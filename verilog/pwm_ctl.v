==> flow/design.v <==
`timescale 1ns / 1ps
module pwm_ctl(
input clk,
input rst,
input [14:0] para_in,
input [0:0] dir_in,
output [0:0] dir_out,
output [0:0] en_out
);
parameter MAX = 19999;
reg dir;
reg dir_;
reg en;
reg [14:0] in_;
reg [31:0] counter;
wire [31:0] divflag;
reg [31:0] PWMctl_clk;
initial PWMctl_clk = MAX;
initial in_ = MAX;
assign divflag = PWMctl_clk - in_;
assign dir_out = dir;
assign en_out = en;
always @(posedge clk)begin
	if(rst)begin
		in_ <= 19999;
		dir_ <= 0;
	end
	else if(0 < para_in && para_in < PWMctl_clk)begin
		in_ <= para_in;
		dir_ <= dir_in;
	end
	else
		in_ <= MAX;
end
always @(posedge clk)begin
		if(rst)begin
			dir <= 0;
			en <= 0;
		end
		else if(divflag > counter)begin
			dir <= dir_;
			en <= 1;
		end
		else begin
			en <= 0;
		end
	end
always @(posedge clk)begin
		if(rst)begin
			counter <= 0;
		end
		else if(PWMctl_clk == counter)
			counter <= 0;
		else
			counter <= counter + 1;
	end
endmodule
---- Tool chain data of pwm_ctl ----
Tool output for the design above, in the order of the flow.
Lines are those of the file above, counted from 1.
Not given: n/a
set-up
  top ..................................... pwm_ctl
  clock ................................... clk
  library ................................. sky130hd
  timing corner ........................... tt_025C_1v80

---- Word-level counts ----
Yosys after proc, flatten, opt, wreduce and memory -nomap, before mapping. Enables and synchronous resets that opt folds into registers are not counted as muxes. Memory bits, and registers merged into a memory's read port (data or address), are not among the register bits. Print and check cells are not counted. Equal cells are merged and count once.
cells by class
  reductions and logical operators ........ 3
  multiplexer cells ....................... 1
  add/sub/neg operators ................... 2
  $lt $le $gt $ge ......................... 3
  equal/unequal tests ..................... 1
  bitwise gates (word level) .............. 1
operators by type and width
  operator                                      count
  == test 15 x 32 -> 1 bit with constant A      1
  adder 32 x 1 -> 32 bit with constant B        1
  greater-than comparator 32 bit                1
  subtractor 15 x 15 -> 16 bit with constant A  1
  < comparator 1 x 15 -> 1 bit with constant A  1
  < comparator 15 bit with constant B           1
  OR reduction 2 bit                            2
  logical AND 1 bit                             1
  inverter 1 bit                                1
  two-way mux 1 bit                             1
bit counts
  output and inout bits ................... 2
  bits of input ports ..................... 18
  cells after elaboration ................. 16
  register bits ........................... 50

---- Logic depth ----
Yosys ltp: most cells in a row. Word level: on the elaborated netlist, between registers, memories and ports. Mapped: between sequential cells and ports; inverters and the memories' decode and read muxes count.
depth
  word-level depth ........................ 4
  ABC_AREA ................................ 0
  gate-level depth with buffers ........... 13

---- Synthesis result ----
The flow's flattened synthesis, as Yosys stat reports it; memories are mapped. The netlist is that of the ABC_AREA named above (0 if unset); the other value can give another one.
mapped netlist
  synthesis area .......................... 2,946.6 um^2
  buffers ................................. 6
  mapped flip-flops ....................... 50
  cell count .............................. 353
cell types
  cell type                  count  total area (um^2)
  sky130_fd_sc_hd__dfxtp_1   50     1,000.96
  sky130_fd_sc_hd__ha_1      34     425.408
  sky130_fd_sc_hd__xnor2_1   32     280.269
  sky130_fd_sc_hd__nor2_1    44     165.158
  sky130_fd_sc_hd__inv_1     42     157.651
  sky130_fd_sc_hd__a21oi_1   19     95.091
  sky130_fd_sc_hd__nand4_1   13     81.328
  sky130_fd_sc_hd__nor4_1    11     68.816
  sky130_fd_sc_hd__nand2_1   18     67.565
  sky130_fd_sc_hd__nand3_1   13     65.062
  sky130_fd_sc_hd__nand2b_1  8      50.048
  sky130_fd_sc_hd__nor3_1    9      45.043
  sky130_fd_sc_hd__and2_1    6      37.536
  sky130_fd_sc_hd__or4_1     5      37.536
  sky130_fd_sc_hd__o21ai_0   7      35.034
  sky130_fd_sc_hd__xor2_1    3      26.275
  sky130_fd_sc_hd__or4b_1    2      20.019
  sky130_fd_sc_hd__and3_1    3      18.768
Other cell types: 24; their cells: 34.

---- Path before layout ----
OpenSTA on the mapped netlist: ideal clock, no wires. The path of least setup slack (recovery checks aside). Input and output delay are each 20% of the period. Register names are those of the netlist, which keeps one name where synthesis merged equal registers.
path post-synthesis
  path kind ............................... register to register
  start ................................... reg in_[5]
  end ..................................... reg dir
  delay of the path ....................... 3,808 ps
  path slack .............................. 1,193 ps
  required time ........................... 4,914 ps
  time at the first pin ................... 0 ps
  stages on the path ...................... 14
  data arrival time ....................... 3,722 ps
  buffers on the path ..................... 0
  period .................................. 5,000 ps
  library setup time ...................... 86 ps
  period reached after synthesis .......... 3,807 ps
"delay of the path" is the arrival time less input delay plus setup time.
"stages on the path": output pins that drive a net of the path, with the launching flip-flop's if there is one; two outputs of one cell count as two.
"period reached after synthesis" = period - worst setup slack (recovery checks aside). The figure is calculated, with input and output delays left at 20% of the set period.
Between the ends stands the longest chain of elaborated cells between them, by number of cells; it is not shown to be the way that was timed. Of several equally long chains one is given.
Each line given opens the expression or statement behind the cell; cells for indexed reads and writes are added by Yosys, which also makes memories of some case tables.
At most two assigning lines are given for a register; there are more.
between the ends, post-synthesis
  cell sequence ........................... sky130_fd_sc_hd__dfxtp_1 > sky130_fd_sc_hd__inv_1 > sky130_fd_sc_hd__ha_1 > sky130_fd_sc_hd__nand2_1 > sky130_fd_sc_hd__and3_1 > sky130_fd_sc_hd__a21oi_1 > sky130_fd_sc_hd__a21boi_0 > sky130_fd_sc_hd__ha_1 > sky130_fd_sc_hd__nand4_1 > sky130_fd_sc_hd__nor2_1 > sky130_fd_sc_hd__a221o_1 > sky130_fd_sc_hd__or3_1 > sky130_fd_sc_hd__a31o_2 > sky130_fd_sc_hd__a211oi_1
  length of the longest elaborated chain .. 2
RTL lines, path post-synthesis
  what                            RTL line  RTL
  start, declared                 14        reg [14:0] in_;
  start, assigned                 25        in_ <= 19999;
  start, assigned                 29        in_ <= para_in;
  subtractor 15 x 15 -> 16 bit    20        assign divflag = PWMctl_clk - in_;
  greater-than comparator 32 bit  40        else if(divflag > counter)begin
  end, assigned                   37        dir <= 0;
  end, assigned                   41        dir <= dir_;
  end, declared                   11        reg dir;

---- Path in the finished layout ----
Path of least setup slack in the final report of run A (OpenROAD, finished layout, wires in). Where an end is a register, its clock arrival counts in the times.
The path's times are printed in steps of 10 ps; the period is the one set.
path after layout
  path kind ............................... input to register
  start ................................... in para_in[8]
  end ..................................... reg in_[13]
  required time ........................... 7,370 ps
  library setup time ...................... 50 ps
  period .................................. 7,120 ps
  data arrival time ....................... 3,450 ps
  path slack .............................. 3,920 ps
  stages on the path ...................... 7
  buffers on the path ..................... 1
  time at the first pin ................... 1,420 ps
  external input delay .................... 1,420 ps
Between the ends stands the longest chain of elaborated cells between them, by number of cells; it is not shown to be the way that was timed. Of several equally long chains one is given.
At most two assigning lines are given for a register; there are more.
between the ends, after layout
  cell sequence ........................... sky130_fd_sc_hd__clkdlybuf4s50_1 > sky130_fd_sc_hd__or4_1 > sky130_fd_sc_hd__a31oi_1 > sky130_fd_sc_hd__o21ai_0 > sky130_fd_sc_hd__a21oi_1 > sky130_fd_sc_hd__and2b_1 > sky130_fd_sc_hd__and2_1
  length of the longest elaborated chain .. 4
RTL lines, path after layout
  what                          RTL line  RTL
  start, declared               5         input [14:0] para_in,
  < comparator 1 x 15 -> 1 bit  28        else if(0 < para_in && para_in < PWMctl_clk)begin
  logical AND 1 bit             28
  inverter 1 bit                n/a
  OR reduction 2 bit            n/a
  end, assigned                 25        in_ <= 19999;
  end, assigned                 29        in_ <= para_in;
  end, declared                 14        reg [14:0] in_;

==> runs of pwm_ctl <==
Measured results for pwm_ctl: 2 stored runs of the Yosys and OpenROAD flow on sky130hd. The settings differ; the order carries no meaning. The constraints put input and output delay at 20% of the set period each and load the outputs with 0.01 pF.
"period achieved": clock period set for the run, less the worst setup slack. It is reckoned from that one timing run; input and output delays stay at 20% of the period that was set.

---- run A ----
settings
  period_ns = 7.12
  CAP_MARGIN = 20
  CORE_MARGIN = 2
  CORE_UTILIZATION = 40
  SLEW_MARGIN = 20
results
  worst setup slack after layout .......... 3,922 ps
  period achieved ......................... 3,198 ps
  utilization after layout ................ 46.6%
  summed negative setup slack ............. 0 ps
  synthesized cell area ................... 2,946.6 um^2
  smallest hold slack ..................... 494 ps
  area inside the die boundary ............ 8,068.5 um^2

---- run B ----
settings
  period_ns = 2.86
  CORE_UTILIZATION = 34
  SETUP_SLACK_MARGIN = 0.75
  PLACE_DENSITY_LB_ADDON = 0.01
  CORE_ASPECT_RATIO = 0.56
  CORE_MARGIN = 8
  CELL_PAD_IN_SITES_DETAIL_PLACEMENT = 2
  TNS_END_PERCENT = 40
  GPL_ROUTABILITY_DRIVEN = 1
  CTS_CLUSTER_DIAMETER = 196
  SLEW_MARGIN = 10
  CAP_MARGIN = 20
results
  worst setup slack after layout .......... -144 ps
  period achieved ......................... 3,004 ps
  utilization after layout ................ 48.4%
  summed negative setup slack ............. -201 ps
  synthesized cell area ................... 2,946.6 um^2
  smallest hold slack ..................... 498 ps
  area inside the die boundary ............ 12,027.4 um^2
