==> flow/design.v <==
`timescale 1ns / 1ps
module sonic_sensor(
	input clk,
	input rst,
	inout sig,
	output [31:0] out_data
);
	parameter STATE_INIT 			= 0,
				 STATE_IDLE 		= 1,
				 STATE_OUT_SIG 		= 2,
				 STATE_OUT_END 		= 3,
				 STATE_WAIT750 		= 4,
				 STATE_IN_SIG_WAIT 	= 5,
				 STATE_IN_SIG 		= 6,
				 STATE_IN_SIG_END 	= 7,
				 STATE_WAIT200 		= 8,
				 STATE_PROCESS_END	= 9;
	reg [3:0] state;
	reg [31:0] echo;
	reg [32:0] counter;
	reg [31:0] result;
	wire count_5u;
	wire count_750u;
	wire count_200u;
	wire echo_fl;
	reg busy_reg;
	reg finish_reg;
	assign count_5u = counter == 499;
	assign count_750u = counter == 74998;
	assign count_200u = counter == 19999;
	assign echo_fl = (echo == 1850000)? 1 : 0;  
	assign sig = (state == STATE_OUT_SIG)? 1 : 1'bZ;
	always @(posedge clk)
	begin
		if(rst) begin
			busy_reg <= 0;
			finish_reg <= 0;
		end
		else
			case(state)
				STATE_INIT: begin
					busy_reg <= 0;
					finish_reg <= 0;
				end
				STATE_IDLE: begin
					if(req)
						busy_reg <= 1;
					else begin
						busy_reg <= 0;
						finish_reg <= 0;
					end
				end
				STATE_PROCESS_END: begin
					busy_reg <= 0;
					finish_reg <= 1;
				end
			endcase
		end
	always @(posedge clk)
	begin
		if(rst)
			state <= 0;
		else case(state)
			STATE_INIT: 		 		state <= STATE_IDLE;
			STATE_IDLE: 				state <= STATE_OUT_SIG;
			STATE_OUT_SIG:if(count_5u) 	state <= STATE_OUT_END;
			STATE_OUT_END:				state <= STATE_WAIT750;
			STATE_WAIT750:if(count_750u) 	state <= STATE_IN_SIG_WAIT;
			STATE_IN_SIG_WAIT:				state <= STATE_IN_SIG;
			STATE_IN_SIG:begin
				if(echo_fl || sig == 0) 	state <= STATE_IN_SIG_END;
			end
			STATE_IN_SIG_END:				state <= STATE_WAIT200;
			STATE_WAIT200:if(count_200u)	state <= STATE_PROCESS_END;
			STATE_PROCESS_END:				state <= STATE_IDLE;
			default: state <= STATE_INIT;
		endcase
	end
	always @(posedge clk)
	begin
		if(rst)
			counter <= 0;
		else 
			case(state)
				STATE_OUT_SIG: counter <= counter + 1;
				STATE_WAIT750: counter <= counter + 1;
				STATE_IN_SIG : counter <= counter + 1;
				STATE_WAIT200: counter <= counter + 1;
				default: counter <= 0;
			endcase	
	end
	always @(posedge clk)
	begin
		if(rst) 
			echo <= 0;
	else if(state == STATE_IN_SIG)begin
			echo <= echo + 1;
		end
	else if (state == STATE_PROCESS_END)
		echo <= 0;
	end
	always @(posedge clk)begin
		if(rst)
			result <= 0;
		else if(state == STATE_PROCESS_END)
			result <= echo;
	end
	assign out_data = result[31:0];
endmodule
# Tool chain data of sonic_sensor
# The steps from the RTL of sonic_sensor to its reports follow in flow order.
# Line numbers count from 1 in the design file above.
# Operators: Yosys type, input widths -> output width; for muxes data width and select width s.
# The mark -- stands for no value.
[setup] top_module="sonic_sensor" clock="clk" cell_library="sky130hd" pvt_corner="tt_025C_1v80"

# Word-level counts
# Counts by Yosys on the flattened word-level netlist (proc, flatten, opt, wreduce; memories kept). Register bits leave out memories and registers merged into their read ports (data or address). Print and check cells are left out. Cells with the same type and inputs are merged into one.
[classes] n_addsub=2 reduce_logical=7 eq_ne=17 mux=9 logic=2
[ops] operator="$mux 32" n=2
[ops] operator="$pmux 4 s9" n=1
[ops] operator="$add 33x1->33 const B" n=1
[ops] operator="$eq 33x15->1 const B" n=1
[ops] operator="$eq 33x17->1 const B" n=1
[ops] operator="$eq 33x9->1 const B" n=1
[ops] operator="$add 32x1->32 const B" n=1
[ops] operator="$eq 32x21->1 const B" n=1
[ops] operator="$eq 4x3->1 const B" n=4
[ops] operator="$mux 4" n=4
[ops] operator="$ne 2x2->1 const B" n=4
[ops] operator="$eq 4x2->1 const B" n=2
[ops] operator="$eq 4x4->1 const B" n=2
[ops] operator="$reduce_or 2->1" n=2
[ops] operator="$eq 4x1->1 const B" n=1
[ops] operator="$logic_not 4->1" n=1
[ops] operator="$reduce_and 4->1" n=1
[ops] operator="$reduce_or 4->1" n=1
[ops] operator="$not 1->1" n=2
[ops] operator="$reduce_bool 2->1" n=1
[ops] operator="$mux 1" n=2
[ops] operator="$logic_or 1x1->1" n=1
[bits] register_bits=101 elab_cells=41

# Logic depth
# Longest topological path by Yosys (ltp), each cell counted once; first at word level (registers and memories cut), then after technology mapping (sequential cells cut; the memories' decode and read muxes count).
[logic_depth] word_depth=6 ABC_AREA=0 depth_mapped=7 depth_no_buf=5

# Mapped cells and area
# The flow's flattened synthesis, as Yosys stat reports it; memories are mapped. The netlist is that of the ABC_AREA named above (0 if unset); the other value can give another one.
# The area totals of this step are shown rounded.
[mapped] yosys_area_mm2=0.005 cells=565 ffs=107 buffers=36 sequential_area_mm2=0.0021
[types] type="sky130_fd_sc_hd__dfxtp_1" n=107 type_area_um2=2.14E+03
[types] type="sky130_fd_sc_hd__mux2i_1" n=37 type_area_um2=370.355
[types] type="sky130_fd_sc_hd__nor2_1" n=74 type_area_um2=277.766
[types] type="sky130_fd_sc_hd__a21oi_1" n=35 type_area_um2=175.168
[types] type="sky130_fd_sc_hd__nand4_1" n=22 type_area_um2=137.632
[types] type="sky130_fd_sc_hd__or4_1" n=17 type_area_um2=127.622
[types] type="sky130_fd_sc_hd__nor4_1" n=20 type_area_um2=125.12
[types] type="sky130_fd_sc_hd__nand3_1" n=22 type_area_um2=110.106
[types] type="sky130_fd_sc_hd__nand2_1" n=28 type_area_um2=105.101
[types] type="sky130_fd_sc_hd__and4_1" n=11 type_area_um2=96.342
[types] type="sky130_fd_sc_hd__o31ai_1" n=12 type_area_um2=90.086
[types] type="sky130_fd_sc_hd__or3_1" n=14 type_area_um2=87.584
[types] type="sky130_fd_sc_hd__clkbuf_1" n=23 type_area_um2=86.333
[types] type="sky130_fd_sc_hd__mux2_2" n=7 type_area_um2=78.826
[types] type="sky130_fd_sc_hd__xnor2_1" n=7 type_area_um2=61.309
[types] type="sky130_fd_sc_hd__xor2_1" n=7 type_area_um2=61.309
[types] type="sky130_fd_sc_hd__and2_1" n=9 type_area_um2=56.304
[types] type="sky130_fd_sc_hd__nor3b_1" n=7 type_area_um2=52.55
# Not listed: further types 36, cells in them 106.

# Worst setup path after synthesis
# Path of least setup slack by OpenSTA after synthesis, without wires, with an ideal clock, recovery checks aside; 20% of the period is set as input and as output delay. Where synthesis merged equal registers, the netlist keeps one of their names.
[synth_path] path_kind="register -> register" startpoint="register echo[5]" endpoint="register echo[30]" arrival_ns=1.870 delay_ns=1.991 setup_ns=0.121 t_required_ns=2.079 clock_period_ns=2.2 path_buffers=2 t_first_pin_ns=0.000 driving_pins=7 slack_ns=0.209 synth_period_reached_ns=1.991
# "delay_ns" = arrival - input delay + setup time.
# "driving_pins" counts driving pins, that of a launching flip-flop among them; a cell with two outputs on the path counts twice.
# "synth_period_reached_ns" = period - worst setup slack (recovery checks aside). The figure is calculated, with input and output delays left at 20% of the set period.
# The rows between start and end are the longest chain of elaborated cells between them; the timing report does not say that the signal goes this way. Where chains are equally long, one stands for them.
# A line is the first line of the expression or statement that the cell stems from. Yosys adds cells for indexed reads and writes and turns some case tables into memories.
# A register here has more assigning lines than the two given.
[synth_via] path_cell_list="sky130_fd_sc_hd__dfxtp_1 > sky130_fd_sc_hd__buf_2 > sky130_fd_sc_hd__nand4_2 > sky130_fd_sc_hd__or4_4 > sky130_fd_sc_hd__buf_6 > sky130_fd_sc_hd__nor4_1 > sky130_fd_sc_hd__mux2_2" elab_chain_cells=2 cone_cells=2 lines_between=2
[synth_lines] item="start: declaration" line_no=19 source="reg [31:0] echo;"
[synth_lines] item="start: assignment" line_no=95 source="echo <= 0;"
[synth_lines] item="start: assignment" line_no=97 source="echo <= echo + 1;"
[synth_lines] item="$add 32x1->32" line_no=97
[synth_lines] item="$mux 32" line_no=96 source="else if(state == STATE_IN_SIG)begin"
[synth_lines] item="end: assignment" line_no=95
[synth_lines] item="end: assignment" line_no=97
[synth_lines] item="end: declaration" line_no=19

# Worst path after layout
# From the final timing report of stored run 1: the path of least setup slack in the routed layout; clock arrival at registers is part of the times.
[layout_path] path_kind="register -> register" startpoint="register counter[2]" endpoint="register counter[31]" clock_period_ns=2.6 setup_ns=0.07 arrival_ns=2.42 driving_pins=5 path_buffers=0 t_first_pin_ns=0.34 t_required_ns=2.87 slack_ns=0.46
# The rows between start and end are the longest chain of elaborated cells between them; the timing report does not say that the signal goes this way. Where chains are equally long, one stands for them.
# A register here has more assigning lines than the two given.
[layout_via] path_cell_list="sky130_fd_sc_hd__dfxtp_1 > sky130_fd_sc_hd__nand3_1 > sky130_fd_sc_hd__or3_1 > sky130_fd_sc_hd__or4_1 > sky130_fd_sc_hd__a21oi_1" elab_chain_cells=1 cone_cells=1
[layout_lines] item="start: declaration" line_no=20 source="reg [32:0] counter;"
[layout_lines] item="start: assignment" line_no=85 source="STATE_OUT_SIG: counter <= counter + 1;"
[layout_lines] item="start: assignment" line_no=86 source="STATE_WAIT750: counter <= counter + 1;"
[layout_lines] item="$add 33x1->33" line_no=88 source="STATE_WAIT200: counter <= counter + 1;"
[layout_lines] item="end: assignment" line_no=87 source="STATE_IN_SIG : counter <= counter + 1;"
[layout_lines] item="end: assignment" line_no=88
[layout_lines] item="end: declaration" line_no=20

Hand-over note for sonic_sensor

Settings and measured results of 2 stored flow runs for module sonic_sensor (sky130hd), not sorted in any way. The constraints put input and output delay at 20% of the set period each and load the outputs with 0.01 pF.
"period_less_ws_ns" is the run's clock period less its worst setup slack. It is reckoned from that one timing run; input and output delays stay at 20% of the period that was set.
"worst_setup_path_time_ns" = time allowed to the worst setup path (clock period - input delay - output delay, where it has them) - its slack; a late launch clock adds to it, a late capture clock takes from it.
"totalPower_mw" is the tool's figure for a default switching activity; nothing was simulated.
Measured values are rounded.

[flow] stored run 1: files
==> flow/run.sh <==
#!/bin/bash
# the make line also repeats the synthesis and layout settings of config.mk as NAME=value (left out here)
make -C /OpenROAD-flow-scripts/flow DESIGN_CONFIG=/design/flow/config.mk WORK_HOME=/design/flow/orfs CLKGATE_MAP_FILE= finish
==> flow/config.mk <==
export PLATFORM = sky130hd
export DESIGN_NAME = sonic_sensor
export DESIGN_NICKNAME = sonic_sensor
export VERILOG_FILES = /design/flow/design.v
export SDC_FILE = /design/flow/constraint.sdc
export NUM_CORES = 4
export LEC_CHECK = 0
export CAP_MARGIN = 20
export CELL_PAD_IN_SITES_DETAIL_PLACEMENT = 0
export CELL_PAD_IN_SITES_GLOBAL_PLACEMENT = 0
export CORE_ASPECT_RATIO = 0.66
export CORE_MARGIN = 2
export CORE_UTILIZATION = 42
export CTS_CLUSTER_SIZE = 42
export MAX_ROUTING_LAYER = met4
export PLACE_DENSITY_LB_ADDON = 0.1
export SETUP_SLACK_MARGIN = 0.14
export SLEW_MARGIN = 35
==> flow/constraint.sdc <==
create_clock -name core_clock -period 2.6 [get_ports {clk}]
set_input_delay 0.5200 -clock core_clock [delete_from_list [all_inputs] [get_ports {clk}]]
set_output_delay 0.5200 -clock core_clock [all_outputs]
set_load 0.01 [all_outputs]

[flow] stored run 1: metrics
[metrics] yosys.chip_area_mm2 = 0.005
[metrics] final_die_area_mm2 = 0.013
[metrics] final_stdcell_area_mm2 = 0.0057
[metrics] util_pct = 49
[metrics] setup_worst_slack_ns = 0.46
[metrics] fin_tns_ns = 0.000
[metrics] holdWs_ns = 0.43
[metrics] totalPower_mw = 3.0
[metrics] period_less_ws_ns = 2.144
[metrics] worst_setup_path_time_ns = 2.14
[metrics] path_kind = register -> register

[flow] stored run 2: files
==> flow/run.sh <==
#!/bin/bash
# the make line also repeats the synthesis and layout settings of config.mk as NAME=value (left out here)
make -C /OpenROAD-flow-scripts/flow DESIGN_CONFIG=/design/flow/config.mk WORK_HOME=/design/flow/orfs CLKGATE_MAP_FILE= finish
==> flow/config.mk <==
export PLATFORM = sky130hd
export DESIGN_NAME = sonic_sensor
export DESIGN_NICKNAME = sonic_sensor
export VERILOG_FILES = /design/flow/design.v
export SDC_FILE = /design/flow/constraint.sdc
export NUM_CORES = 4
export LEC_CHECK = 0
export ABC_AREA = 0
export CAP_MARGIN = 40
export CELL_PAD_IN_SITES_DETAIL_PLACEMENT = 0
export CORE_MARGIN = 2
export CORE_UTILIZATION = 53
export CTS_CLUSTER_DIAMETER = 202
export CTS_CLUSTER_SIZE = 75
export GPL_ROUTABILITY_DRIVEN = 0
export GPL_TIMING_DRIVEN = 0
export HOLD_SLACK_MARGIN = 0.11
export PLACE_DENSITY_LB_ADDON = 0.06
export SLEW_MARGIN = 20
export TNS_END_PERCENT = 25
==> flow/constraint.sdc <==
create_clock -name core_clock -period 3.23 [get_ports {clk}]
set_input_delay 0.6460 -clock core_clock [delete_from_list [all_inputs] [get_ports {clk}]]
set_output_delay 0.6460 -clock core_clock [all_outputs]
set_load 0.01 [all_outputs]

[flow] stored run 2: metrics
[metrics] yosys.chip_area_mm2 = 0.005
[metrics] final_die_area_mm2 = 0.01
[metrics] final_stdcell_area_mm2 = 0.0056
[metrics] util_pct = 62
[metrics] setup_worst_slack_ns = 0.82
[metrics] fin_tns_ns = 0.000
[metrics] holdWs_ns = 0.43
[metrics] totalPower_mw = 2.2
[metrics] period_less_ws_ns = 2.406
[metrics] worst_setup_path_time_ns = 2.41
[metrics] path_kind = register -> register

End of note.
